==> flow/design.v <==
`timescale 1ns / 1ps
module stopwatch(
    input clk,
	 input btnd,
	 input btnr,
	 input [7:0] sw,
	 output [7:0] seg,
	 output [3:0] an
    );
wire clk_slow;	 
wire twohz_clk;
wire onehz_clk;
wire blink_clk;
wire much_faster_clk;
wire rst;
debouncer RstDebouncer(.clk_sys(clk), .button(btnd), .button_output(rst));
wire pause;
debouncer PauseDebouncer(.clk_sys(clk), .button(btnr), .button_output(pause));
reg pause_reg;
always @(posedge pause) begin
	pause_reg <= ~pause_reg;
end
reg [12:0] sec_counter;
wire [6:0] minutes;
wire [5:0] seconds;
reg [5:0] seconds_for_adj;
reg [7:0] sw_deb;
always @(posedge much_faster_clk) begin
	sw_deb <= sw;
end
assign minutes = sec_counter/60;
assign seconds = sec_counter%60;
reg onehz_div;
reg [3:0] blink_which;
always @(posedge twohz_clk or posedge rst) begin
if (rst) begin
	sec_counter <= 0;
	onehz_div <= 0;
	blink_which <= 0;
end
else if (!pause_reg && !sw_deb[0]) begin  
		sec_counter <= (sec_counter+(onehz_div))%3600;
		onehz_div <= ~onehz_div;
		blink_which <= 0;
end
else if (!pause_reg && sw_deb[0])  
begin
	if(sw[1]==0) begin
		blink_which <= 4'b1100;
		sec_counter<= (sec_counter+60) % 3600;
		end
	if(sw[1]==1)begin
		blink_which <= 4'b0011;
		if (seconds == 59)
			sec_counter <= (sec_counter - 59) % 3600;
		else
			sec_counter <= (sec_counter + 1) % 3600;
	end
end
end
clock_divider ClockDivider(.clk(clk), .rst(0),
.twohz_clk(twohz_clk), .onehz_clk(onehz_clk), .blink_clk(blink_clk),
.much_faster_clk(much_faster_clk));
fourdig_7seg FourDigSevenSeg(.clk(much_faster_clk), .blink_clk(blink_clk), .blink_which(blink_which),
.minutes(minutes), .seconds(seconds), .seg(seg), .an(an));
endmodule
module slow_clock (input clk, output clk_slow);
reg [30:0] ctr;
assign clk_slow = ctr[24];
always @(posedge clk)
	ctr <= ctr+1;
endmodule
module fourdig_7seg(
	input clk,
	input blink_clk,
	input [3:0] blink_which,  
	input [6:0] minutes,
	input [6:0] seconds,
	output [7:0] seg,
	output [3:0] an);
reg [1:0] ctr;
reg [3:0] dig;
reg [3:0] an_fast;
assign an = an_fast | (blink_which * blink_clk);
to_7seg To_7Seg(.dig(dig), .seg(seg));
always @(posedge clk) begin
ctr <= ctr+1;
if (ctr == 0) begin
	dig <= seconds % 10;
	an_fast <= 4'b1110;
end else if (ctr == 1) begin
	an_fast <= 4'b1101;
	dig <= seconds / 10;
end else if (ctr == 2) begin
	dig <= minutes % 10;
	an_fast <= 4'b1011;
end else begin
	an_fast <= 4'b0111;
	dig <= minutes / 10;
end
end
endmodule
module to_7seg(input [3:0] dig, output reg [7:0] seg);
always @(*) begin
if (dig == 0)
	seg = 8'b11000000;
else if (dig == 1)
	seg = 8'b11111001;  
	else if (dig == 2) 
	seg = 8'b10100100;  
	else if (dig == 3)
	seg = 8'b10110000;  
	else if (dig == 4)
	seg = 8'b10011001;  
	else if (dig == 5)
	seg = 8'b10010010;  
	else if (dig == 6)
	seg = 8'b10000010;  
	else if (dig == 7)
	seg = 8'b11111000;  
	else if (dig == 8)
	seg = 8'b10000000;  
	else if (dig == 9)
	seg = 8'b10010000;  
end
endmodule
From RTL to reports: slow_clock
What the tools print for slow_clock, step after step.
Line numbers count from 1 in the design file above.
Operators: Yosys type, input widths -> output width; for muxes data width and select width s.
{"block": "inputs", "design": "slow_clock", "clock_port": "clk", "library": "sky130hd", "corner": "tt_025C_1v80"}

Word level
Yosys after proc, flatten, opt, wreduce and memory -nomap, before mapping. Enables and synchronous resets that opt folds into registers are not counted as muxes. Memory bits, and registers merged into a memory's read port (data or address), are not among the register bits. Print and check cells are not counted. Equal cells are merged and count once.
{"block": "word_totals", "reg_bits": 31, "latchBits": 0, "ramBits": 0, "romBits": 0, "clocked_rd_ports_x_width": 0, "memories": 0, "in_bits": 1}
{"block": "op_classes", "addsub": 1, "mul": 0, "div_mod_pow": 0, "compare": 0, "eq_ne": 0, "shifts": 0, "muxes": 0, "bitwise": 0, "reduce_and_logical": 0}
{"block": "op_table", "operator": "$add 31x1->31 const B", "count": 1}

Longest topological paths
Longest topological path by Yosys (ltp), each cell counted once; first at word level (registers and memories cut), then after technology mapping (sequential cells cut; the memories' decode and read muxes count).
{"block": "depth", "depth_word": 1, "abc_area": 0, "mapped_depth": 5, "depth_no_buf": 5}

After synthesis
Yosys stat after the flow's synthesis: flattened, memories mapped to cells. It holds for the ABC_AREA given above (unset counts as 0); a run with the other value may have another netlist.
{"block": "by_type", "cell_type": "sky130_fd_sc_hd__dfxtp_1", "count": 25, "type_area_um2": 500.48}
{"block": "by_type", "cell_type": "sky130_fd_sc_hd__xnor2_1", "count": 15, "type_area_um2": 131.376}
{"block": "by_type", "cell_type": "sky130_fd_sc_hd__xor2_1", "count": 8, "type_area_um2": 70.067}
{"block": "by_type", "cell_type": "sky130_fd_sc_hd__nand3_1", "count": 9, "type_area_um2": 45.043}
{"block": "by_type", "cell_type": "sky130_fd_sc_hd__nor4_4", "count": 2, "type_area_um2": 42.541}
{"block": "by_type", "cell_type": "sky130_fd_sc_hd__and3_1", "count": 6, "type_area_um2": 37.536}
{"block": "by_type", "cell_type": "sky130_fd_sc_hd__nand4_4", "count": 1, "type_area_um2": 21.27}
{"block": "by_type", "cell_type": "sky130_fd_sc_hd__nand2_1", "count": 5, "type_area_um2": 18.768}
{"block": "by_type", "cell_type": "sky130_fd_sc_hd__and4_1", "count": 2, "type_area_um2": 17.517}
{"block": "by_type", "cell_type": "sky130_fd_sc_hd__nand3_4", "count": 1, "type_area_um2": 17.517}
{"block": "by_type", "cell_type": "sky130_fd_sc_hd__nor2_1", "count": 4, "type_area_um2": 15.014}
{"block": "by_type", "cell_type": "sky130_fd_sc_hd__ha_1", "count": 1, "type_area_um2": 12.512}
{"block": "by_type", "cell_type": "sky130_fd_sc_hd__nand4_1", "count": 2, "type_area_um2": 12.512}
{"block": "by_type", "cell_type": "sky130_fd_sc_hd__nand4_2", "count": 1, "type_area_um2": 12.512}
{"block": "by_type", "cell_type": "sky130_fd_sc_hd__nand3_2", "count": 1, "type_area_um2": 10.01}
{"block": "by_type", "cell_type": "sky130_fd_sc_hd__and3_2", "count": 1, "type_area_um2": 7.507}
{"block": "by_type", "cell_type": "sky130_fd_sc_hd__inv_1", "count": 2, "type_area_um2": 7.507}
{"block": "by_type", "cell_type": "sky130_fd_sc_hd__and2_1", "count": 1, "type_area_um2": 6.256}
{"block": "mapped", "stdcells": 87, "synth_area_mm2": 0.0009859, "flip_flops": 25, "buf_cells": 0}

Path before layout
Source: OpenSTA report_checks on the synthesized netlist (no wires, ideal clock, input and output delay 20% of the period each), path of least setup slack; recovery checks are left aside. Register names are those of the netlist, which keeps one name where synthesis merged equal registers.
{"block": "synth_timing", "path_kind": "reg2reg", "from": "register ctr[0]", "to": "register ctr[18]", "clock_period_ps": 1890, "launch_ps": 0, "arrival_time_ps": 1267, "path_slack_ps": 505, "delay_ps": 1385, "path_stages": 6, "n_path_buf": 0, "period_less_setup_slack_ps": 1385}
"delay_ps" is the arrival time less input delay plus setup time.
"path_stages" counts driving pins, that of a launching flip-flop among them; a cell with two outputs on the path counts twice.
"period_less_setup_slack_ps" = period - worst setup slack (recovery checks aside). The figure is calculated, with input and output delays left at 20% of the set period.
Between the ends stands the longest chain of elaborated cells between them, by number of cells; it is not shown to be the way that was timed. Of several equally long chains one is given.
Each line given opens the expression or statement behind the cell; cells for indexed reads and writes are added by Yosys, which also makes memories of some case tables.
{"block": "synth_via", "cell_sequence": "sky130_fd_sc_hd__dfxtp_1 > sky130_fd_sc_hd__ha_1 > sky130_fd_sc_hd__nand3_1 > sky130_fd_sc_hd__nor4_4 > sky130_fd_sc_hd__nand4_1 > sky130_fd_sc_hd__xnor2_1", "elab_chain_cells": 1, "cells_between": 1}
{"block": "synth_lines", "element": "start, declared", "line": 68, "rtl": "reg [30:0] ctr;"}
{"block": "synth_lines", "element": "start, assigned", "line": 71, "rtl": "ctr <= ctr+1;"}
{"block": "synth_lines", "element": "$add 31x1->31", "line": 71}
{"block": "synth_lines", "element": "end, assigned", "line": 71}
{"block": "synth_lines", "element": "end, declared", "line": 68}

Timing after layout
Path of least setup slack in the final report of flow run 1 (OpenROAD, finished layout, wires in). Where an end is a register, its clock arrival counts in the times.
The report prints the path's times to 10 ps; the period is as set.
{"block": "layout_timing", "path_kind": "reg2out", "from": "register ctr[24]", "to": "output clk_slow", "clock_period_ps": 1610, "out_delay_ps": 320, "launch_ps": 310, "arrival_time_ps": 1220, "path_slack_ps": 60, "path_stages": 2, "n_path_buf": 1}
{"block": "layout_via", "cell_sequence": "sky130_fd_sc_hd__dfxtp_1 > sky130_fd_sc_hd__clkdlybuf4s50_1", "elab_chain_cells": 0, "cells_between": 0}
{"block": "layout_lines", "element": "start, declared", "line": 68, "rtl": "reg [30:0] ctr;"}
{"block": "layout_lines", "element": "start, assigned", "line": 71, "rtl": "ctr <= ctr+1;"}
{"block": "layout_lines", "element": "end, declared", "line": 67, "rtl": "module slow_clock (input clk, output clk_slow);"}

Ticket comment

Flow measurements of slow_clock on sky130hd: 2 stored runs with different settings, listed in no order. Input and output delays are each 20% of the period that was set; the output load is 0.01 pF.
"achieved_period_ps" is the run's clock period less its worst setup slack. It is reckoned from that one timing run; input and output delays stay at 20% of the period that was set.
"critical_path_time_ps" = time allowed to the worst setup path (clock period - input delay - output delay, where it has them) - its slack; a late launch clock adds to it, a late capture clock takes from it.
"total_power_mw" is the tool's figure for a default switching activity; nothing was simulated.
"critical_path_time_ps" is known to 10 ps.

{"run": "flow run 1", "settings": { "period_ns": 1.61, "CORE_UTILIZATION": 71, "CAP_MARGIN": 20, "CORE_MARGIN": 2, "SLEW_MARGIN": 20 }, "results": { "synthArea_mm2": 0.0009859, "design_die_area_mm2": 0.0017028, "final_stdcell_area_mm2": 0.0010422, "fin_util_frac": 0.801, "fin_ws_ps": 64, "total_negative_slack_ps": 0, "holdWs_ps": 430, "total_power_mw": 0.8940, "achieved_period_ps": 1546, "critical_path_time_ps": 1220, "path_kind": "reg2out" }}
{"run": "flow run 2", "settings": { "period_ns": 2.81, "CORE_UTILIZATION": 51, "SETUP_SLACK_MARGIN": 0.29, "PLACE_DENSITY_LB_ADDON": 0.16, "CORE_ASPECT_RATIO": 0.57, "GPL_ROUTABILITY_DRIVEN": 0, "CTS_CLUSTER_SIZE": 91, "CTS_CLUSTER_DIAMETER": 346, "CAP_MARGIN": 0, "SLEW_MARGIN": 35, "MAX_ROUTING_LAYER": "met5", "CORE_MARGIN": 2 }, "results": { "synthArea_mm2": 0.0009859, "design_die_area_mm2": 0.0023148, "final_stdcell_area_mm2": 0.001056, "fin_util_frac": 0.614, "fin_ws_ps": 1028, "total_negative_slack_ps": 0, "holdWs_ps": 429, "total_power_mw": 0.5075, "achieved_period_ps": 1782, "critical_path_time_ps": 1220, "path_kind": "reg2out" }}
